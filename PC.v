==> flow/design.v <==
module PC(
	input clock,
	output reg [31:0] PCout
    );
	always @(posedge clock)
		begin
			PCout = PCout + 4;
		end
	initial PCout = 0;
endmodule
* Step by step through the tools: PC
Tool output for the design above, in the order of the flow.
Line numbers count from 1 in the design file above.
Operators carry their Yosys type and port widths (W data, S select, Z words).
Cell names lack the library's common part.
The mark - stands for no value.
- Design top :: PC
- Clock input :: clock
- Cell library :: sky130hd
- Library corner :: tt_025C_1v80

* Word level
Counts by Yosys on the flattened word-level netlist (proc, flatten, opt, wreduce; memories kept). Register bits leave out memories and registers merged into their read ports (data or address); mux counts leave out enables and synchronous resets folded into registers. Print and check cells are left out. Cells with the same type and inputs are merged into one.
- Input bits :: 1
- Output and inout port bits :: 32
- Cells after elaboration :: 2
- Register bits :: 32
- Add/subtract/negate cells :: 1
** Operators with widths (number)
- $add A32 B3 Y32 const B :: 1

* Longest topological paths
Depth = most cells in a row (Yosys ltp): at word level without a register or memory, in the mapped netlist without a sequential cell, where the memories' decode and read muxes count.
- Word-level depth :: 1
- ABC_AREA :: 0
- Gate-level depth with buffers :: 5
- Depth with buffers taken out :: 5

* After synthesis
The flow's flattened synthesis, as Yosys stat reports it; memories are mapped. The netlist is that of the ABC_AREA named above (0 if unset); the other value can give another one.
** Cell types
- dfxtp_1 :: number 30, total area 600.576 sq um
- xnor2_1 :: number 19, total area 166.41 sq um
- xor2_1 :: number 9, total area 78.826 sq um
- nor4_4 :: number 3, total area 63.811 sq um
- nand3_1 :: number 10, total area 50.048 sq um
- nand2_1 :: number 10, total area 37.536 sq um
- nand4_1 :: number 6, total area 37.536 sq um
- and3_1 :: number 4, total area 25.024 sq um
- nor2_1 :: number 6, total area 22.522 sq um
- nand4_4 :: number 1, total area 21.27 sq um
- nand3_4 :: number 1, total area 17.517 sq um
- buf_4 :: number 2, total area 15.014 sq um
- nor3_1 :: number 3, total area 15.014 sq um
- ha_1 :: number 1, total area 12.512 sq um
- nand4_2 :: number 1, total area 12.512 sq um
- inv_1 :: number 3, total area 11.261 sq um
- nand3_2 :: number 1, total area 10.01 sq um
- nor4_1 :: number 1, total area 6.256 sq um
Other cell types: 2; their cells: 2.
- Area of sequential cells :: 600.6 sq um
- Mapped flip-flops :: 30
- Buffer cells :: 2
- Mapped area :: 1213.7 sq um
- Standard cells after synthesis :: 113

* Path before layout
Path of least setup slack by OpenSTA after synthesis, without wires, with an ideal clock, recovery checks aside; 20% of the period is set as input and as output delay. Where synthesis merged equal registers, the netlist keeps one of their names.
- Kind :: register -> register
- From :: reg PCout[2]
- To :: reg PCout[30]
- Path buffers :: 0
- Path slack :: 0.574 ns
- Delay of the path :: 1.575 ns
- Setup time :: 0.121 ns
- Data arrival time :: 1.454 ns
- Required time :: 2.029 ns
- Period :: 2.15 ns
- Launch time at the first pin :: 0.000 ns
- Stages :: 6
- Period reached after synthesis :: 1.576 ns
"delay of the path" is the arrival time less input delay plus setup time.
"stages" counts driving pins, that of a launching flip-flop among them; a cell with two outputs on the path counts twice.
"period reached after synthesis" is the clock period less the worst setup slack; recovery checks do not enter. This is arithmetic on one report: input and output delays are still those of the set period (20% each).
The rows between start and end are the longest chain of elaborated cells between them; the timing report does not say that the signal goes this way. Where chains are equally long, one stands for them.
Each line given opens the expression or statement behind the cell; cells for indexed reads and writes are added by Yosys, which also makes memories of some case tables.
- Cells stage by stage :: dfxtp_1 > ha_1 > nand3_1 > nor4_4 > nand4_1 > xnor2_1
- Length of the longest elaborated chain :: 1
- Elaborated cells on any way between the ends :: 1
- Source lines of those cells :: 1
- Those cells by class :: 1 x add/sub
** Ends and longest elaborated chain, after synthesis
- from (decl) :: RTL line 3 : output reg [31:0] PCout
- from (assign) :: RTL line 7 : PCout = PCout + 4;
- $add A32 B3 Y32 :: RTL line 7
- to (assign) :: RTL line 7
- to (decl) :: RTL line 3

* Worst path after layout
Path of least setup slack in the final report of entry A (OpenROAD, finished layout, wires in). Where an end is a register, its clock arrival counts in the times.
- Kind :: register -> output
- From :: reg PCout[9]
- To :: out PCout[9]
- Data arrival time :: 1.41 ns
- Required time :: 1.55 ns
- Path slack :: 0.14 ns
- Launch time at the first pin :: 0.33 ns
- Output delay :: 0.39 ns
- Stages :: 2
- Path buffers :: 1
- Period :: 1.94 ns
- Cells stage by stage :: dfxtp_1 > clkdlybuf4s50_1
- Length of the longest elaborated chain :: 0
- Elaborated cells on any way between the ends :: 0
- Source lines of those cells :: 0
** Ends and longest elaborated chain, post-layout
- from (decl) :: RTL line 3 : output reg [31:0] PCout
- from (assign) :: RTL line 7 : PCout = PCout + 4;
- to (decl) :: RTL line 3

==> runs of PC <==
Below are 2 stored runs of the flow (Yosys, OpenROAD; platform sky130hd) on PC, each with its settings and what was measured, unordered. Constraints: input delay and output delay 20% of the set period each, output load 0.01 pF.
"period achieved" = clock period - worst setup slack. The figure is calculated, with input and output delays left at 20% of the set period.
"time used up by the worst setup path" is the time allowed to the run's worst setup path (the clock period less input and output delay, where it has them) less its slack. Clock arrival times count: a late capture clock shortens it, a late launch clock lengthens it.

** Entry A
- Settings :: period_ns=1.94; SETUP_SLACK_MARGIN=-0.06; CAP_MARGIN=20; CORE_MARGIN=2; CORE_UTILIZATION=40; SLEW_MARGIN=20
- Worst setup slack after layout :: 0.140 ns
- Die area :: 3,491.0 sq um
- Sum of negative setup slack :: 0.000 ns
- Time used up by the worst setup path :: 1.41 ns
- Worst path kind :: register -> output
- Smallest hold slack :: 0.445 ns
- Period achieved :: 1.800 ns
- Area of the synthesized netlist :: 1,213.7 sq um
- Post-layout utilization :: 0.572

** Entry B
- Settings :: period_ns=3.38; CORE_UTILIZATION=29; SETUP_SLACK_MARGIN=0.19; PLACE_DENSITY_LB_ADDON=0.15; CORE_ASPECT_RATIO=0.63; CELL_PAD_IN_SITES_GLOBAL_PLACEMENT=1; CELL_PAD_IN_SITES_DETAIL_PLACEMENT=1; ABC_AREA=1; CTS_CLUSTER_SIZE=46; CAP_MARGIN=20; MIN_ROUTING_LAYER=met1; CORE_MARGIN=2; SLEW_MARGIN=20
- Area of the synthesized netlist :: 1,524.0 sq um
- Post-layout utilization :: 0.403
- Time used up by the worst setup path :: 1.35 ns
- Worst path kind :: register -> output
- Smallest hold slack :: 0.462 ns
- Period achieved :: 2.028 ns
- Sum of negative setup slack :: 0.000 ns
- Die area :: 5,866.6 sq um
- Worst setup slack after layout :: 1.352 ns
